==> flow/design.v <==
`timescale 1ns / 1ps
module control(
    input        clk,
    input        start_n,
    input  [8:0] divisor_mag,
    input        diff_neg,
    output reg   enable,
    output reg   bit_in,
    output reg   done,
    output reg   DVZ
);
    localparam S_INIT = 2'b00, S_COUNT = 2'b01, S_ERROR = 2'b10;
    reg [1:0] state = S_INIT;
    reg [2:0] count = 3'b000;
    always @(posedge clk) begin
        case(state)
           S_INIT:  begin
                    enable <= 1'b0;
                    done <= 1'b1;
                    DVZ <= 1'b0;
                    if (!start_n) begin
                        if (divisor_mag == 9'd0) begin
                            state <= S_ERROR;
                            end
                        else begin
                            state <= S_COUNT;
                            count <= 3'b000;
                            end
                        end
                    else begin
                        state <= S_INIT;
                        end               
                    end
            S_ERROR: begin
                     enable <= 1'b0;
                     done <= 1'b0;
                     DVZ <= 1'b1;
                     if (!start_n && divisor_mag != 9'd0) begin
                         state <= S_COUNT;
                         count <= 3'b000;
                         end
                     end
            S_COUNT: begin
                     enable <= 1'b1;
                     done <= 1'b0;
                     DVZ <= 1'b0;
                     if (diff_neg) begin
                        bit_in <= 1'b0;
                        end
                     else begin
                        bit_in <= 1'b1;
                        end   
                     if (count == 3'b111) begin
                        count <= 3'b000;
                        state <= S_INIT;
                        end
                     else begin
                        count <= count + 1'b1;
                        state <= S_COUNT;
                        end
                     end 
            default: state <= S_INIT;                    
        endcase                     
    end
endmodule    
### Reports on control

What the tools print for control, step after step.
Lines are those of the file above, counted from 1.
Cell names lack the library's common part.
A cell with n/a has no value.

| design | value |
|---|---|
| design top | control |
| clock input | clk |
| standard-cell library | sky130hd |
| library corner | tt_025C_1v80 |

### Word level

Source: Yosys, flattened and elaborated, memories not mapped. Widths are those after wreduce. Registers that Yosys merges into a memory's read port (data or address) are not register bits. Print and check cells do not count. Equal cells are merged and count once.

| operators by class | value |
|---|---|
| add/sub/neg operators | 1 |
| equal/unequal tests | 6 |
| multiplexer cells | 14 |
| reduce/logical cells | 13 |

Operator list:

| cell | count |
|---|---|
| 2-to-1 mux 3 bit | 4 |
| logical NOT 9 bit | 1 |
| nonzero test 9 bit | 1 |
| case mux 3 bit (select 3 bit) | 1 |
| != test 2 bit with constant B | 3 |
| nonzero test 2 bit | 3 |
| OR reduction 2 bit | 3 |
| case mux 2 bit (select 3 bit) | 1 |
| case mux 1 bit (select 2 bit) | 3 |
| 2-to-1 mux 2 bit | 3 |
| AND reduction 4 bit | 1 |
| adder 3 x 1 -> 3 bit with constant B | 1 |
| == test 3 bit with constant B | 1 |
| nonzero test 3 bit | 1 |
| == test 2 x 1 -> 1 bit with constant B | 1 |
| == test 2 bit with constant B | 1 |
| logical NOT 2 bit | 1 |
| 2-to-1 mux 1 bit | 2 |
| logical AND 1 bit | 1 |
| logical NOT 1 bit | 1 |

| storage and ports | value |
|---|---|
| register bits after elaboration | 9 |
| input bits | 12 |
| output and inout bits | 4 |
| elaborated cells | 40 |

### Longest topological paths

Yosys ltp: most cells in a row. Word level: on the elaborated netlist, between registers, memories and ports. Mapped: between sequential cells and ports; inverters and the memories' decode and read muxes count.

| depth | value |
|---|---|
| word-level depth | 4 |
| ABC_AREA | 0 |
| mapped depth | 5 |
| depth with buffers taken out | 5 |

### Synthesis result

The flow's flattened synthesis, as Yosys stat reports it; memories are mapped. The netlist is that of the ABC_AREA named above (0 if unset); the other value can give another one.
The area totals of this step are shown rounded.

| mapped netlist | value |
|---|---|
| cell count | 38 |
| cell area after synthesis | 482 um^2 |
| sequential part of the area | 270 um^2 |
| flip-flops | 9 |
| buffers | 0 |

Cell types:

| cell type | count | area in all (um^2) |
|---|---|---|
| edfxtp_1 | 9 | 270.259 |
| ha_1 | 6 | 75.072 |
| inv_1 | 6 | 22.522 |
| nor2b_1 | 3 | 18.768 |
| o41ai_2 | 1 | 16.266 |
| and2_1 | 2 | 12.512 |
| or4_4 | 1 | 11.261 |
| a21oi_1 | 2 | 10.01 |
| o41ai_1 | 1 | 8.758 |
| nor2_1 | 2 | 7.507 |
| and3_1 | 1 | 6.256 |
| nor4_1 | 1 | 6.256 |
| or2_2 | 1 | 6.256 |
| or3_1 | 1 | 6.256 |
| nand2_1 | 1 | 3.754 |

### Worst setup path after synthesis

Path of least setup slack by OpenSTA after synthesis, without wires, with an ideal clock, recovery checks aside; 20% of the period is set as input and as output delay. Where synthesis merged equal registers, the netlist keeps one of their names.

| path after synthesis | value |
|---|---|
| kind | input to register |
| start point | in divisor_mag[6] |
| end point | reg count[0] |
| period | 1.52 ns |
| input delay | 0.304 ns |
| setup time | 0.272 ns |
| time at the first pin | 0.304 ns |
| arrival | 1.294 ns |
| data required time | 1.248 ns |
| path slack | -0.046 ns |
| path delay | 1.262 ns |
| stages on the path | 3 |
| path buffers | 0 |
| synthesis period reached | 1.566 ns |

"path delay" is the arrival time less input delay plus setup time.
"stages on the path": output pins that drive a net of the path, with the launching flip-flop's if there is one; two outputs of one cell count as two.
"synthesis period reached" is the clock period less the worst setup slack; recovery checks do not enter. This is arithmetic on one report: input and output delays are still those of the set period (20% each).
The rows between start and end are the longest chain of elaborated cells between them; the timing report does not say that the signal goes this way. Where chains are equally long, one stands for them.
A line is the first line of the expression or statement that the cell stems from. Yosys adds cells for indexed reads and writes and turns some case tables into memories.
At most two assigning lines are given for a register; there are more.
The path ends at the enable pin of a flip-flop; only ways to that pin are counted.

| on the way, after synthesis | value |
|---|---|
| cell sequence | or4_4 > o41ai_2 > a21oi_1 |
| length of the longest elaborated chain | 4 |
| elaborated cells between the ends (all ways) | 6 |
| source lines of those cells | 2 |
| those cells by class | eq/ne (2); reduce/logical (4) |

Ends and longest elaborated chain, after synthesis:

| element | line | source |
|---|---|---|
| start, declared | 5 | `input  [8:0] divisor_mag,` |
| nonzero test 9 bit | 38 | `if (!start_n && divisor_mag != 9'd0) begin` |
| logical AND 1 bit | 38 |  |
| != test 2 bit | n/a |  |
| AND reduction 4 bit | n/a |  |
| end, assigned | 40 | `count <= 3'b000;` |
| end, assigned | 58 | `count <= count + 1'b1;` |
| end, declared | 14 | `reg [2:0] count = 3'b000;` |

### Worst path after layout

From the final timing report of flow run 2: the path of least setup slack in the routed layout; clock arrival at registers is part of the times.

| path after layout | value |
|---|---|
| kind | input to register |
| start point | in divisor_mag[3] |
| end point | reg state[0] |
| period | 2.4 ns |
| input delay | 0.48 ns |
| setup time | 0.26 ns |
| time at the first pin | 0.48 ns |
| arrival | 1.81 ns |
| data required time | 2.41 ns |
| path slack | 0.61 ns |
| stages on the path | 5 |
| path buffers | 2 |

The rows between start and end are the longest chain of elaborated cells between them; the timing report does not say that the signal goes this way. Where chains are equally long, one stands for them.
At most two assigning lines are given for a register; there are more.
The path ends at the data pin of a flip-flop with enable; ways to the enable are not counted.

| on the way, after layout | value |
|---|---|
| cell sequence | clkbuf_2 > or4_4 > buf_4 > o41ai_2 > a21oi_1 |
| length of the longest elaborated chain | 4 |
| elaborated cells between the ends (all ways) | 7 |
| source lines of those cells | 4 |
| those cells by class | mux (4); reduce/logical (3) |

Ends and longest elaborated chain, after layout:

| element | line | source |
|---|---|---|
| start, declared | 5 | `input  [8:0] divisor_mag,` |
| nonzero test 9 bit | 38 | `if (!start_n && divisor_mag != 9'd0) begin` |
| logical AND 1 bit | 38 |  |
| 2-to-1 mux 2 bit | 38 |  |
| case mux 2 bit (select 3 bit) | 16 | `case(state)` |
| end, assigned | 23 | `state <= S_ERROR;` |
| end, assigned | 26 | `state <= S_COUNT;` |
| end, declared | 13 | `reg [1:0] state = S_INIT;` |

Ticket comment

Record of 2 stored runs of the RTL-to-layout flow on control, platform sky130hd. The runs are unordered. Constraints: input delay and output delay 20% of the set period each, output load 0.01 pF.
"clock period reached": clock period set for the run, less the worst setup slack. It is reckoned from that one timing run; input and output delays stay at 20% of the period that was set.
By "total design power" is meant OpenSTA's value without simulated activity: inputs other than the clock are taken to toggle once in ten clock periods, and the tool carries that through the logic.
Measured values are rounded.
A setting shown as n/a is not set for that run.
Results: n/a = not shown.

| run | period_ns | CORE_UTILIZATION | SETUP_SLACK_MARGIN | PLACE_DENSITY | CELL_PAD_IN_SITES_DETAIL_PLACEMENT | GPL_TIMING_DRIVEN | GPL_ROUTABILITY_DRIVEN | CTS_CLUSTER_DIAMETER | SLEW_MARGIN | CAP_MARGIN | CORE_MARGIN | PLACE_DENSITY_LB_ADDON | CORE_ASPECT_RATIO | MIN_ROUTING_LAYER | MAX_ROUTING_LAYER | total design power (uW) | area of the synthesized netlist (um^2) | sum of negative setup slack (ns) | full die area (um^2) | post-route worst hold slack (ns) | utilization | worst setup slack after layout (ns) | clock period reached (ns) |
|---|---|---|---|---|---|---|---|---|---|---|---|---|---|---|---|---|---|---|---|---|---|---|---|
| flow run 1 | 2.07 | 57 | -0.03 | 0.62 | 1 | 0 | 1 | 306 | 10 | 20 | 2 | n/a | n/a | n/a | n/a | n/a | n/a | n/a | n/a | n/a | n/a | n/a | n/a |
| flow run 2 | 2.4 | 38 | 0.7 | n/a | 2 | 1 | 0 | n/a | 20 | 30 | 2 | 0.08 | 1.3 | met2 | met4 | 700 | 482 | 0.000 | 1570 | 0.584 | 0.609 | 0.606 | 1.794 |

Flow run 1: did not finish, floorplanning stopped with PDN-0185
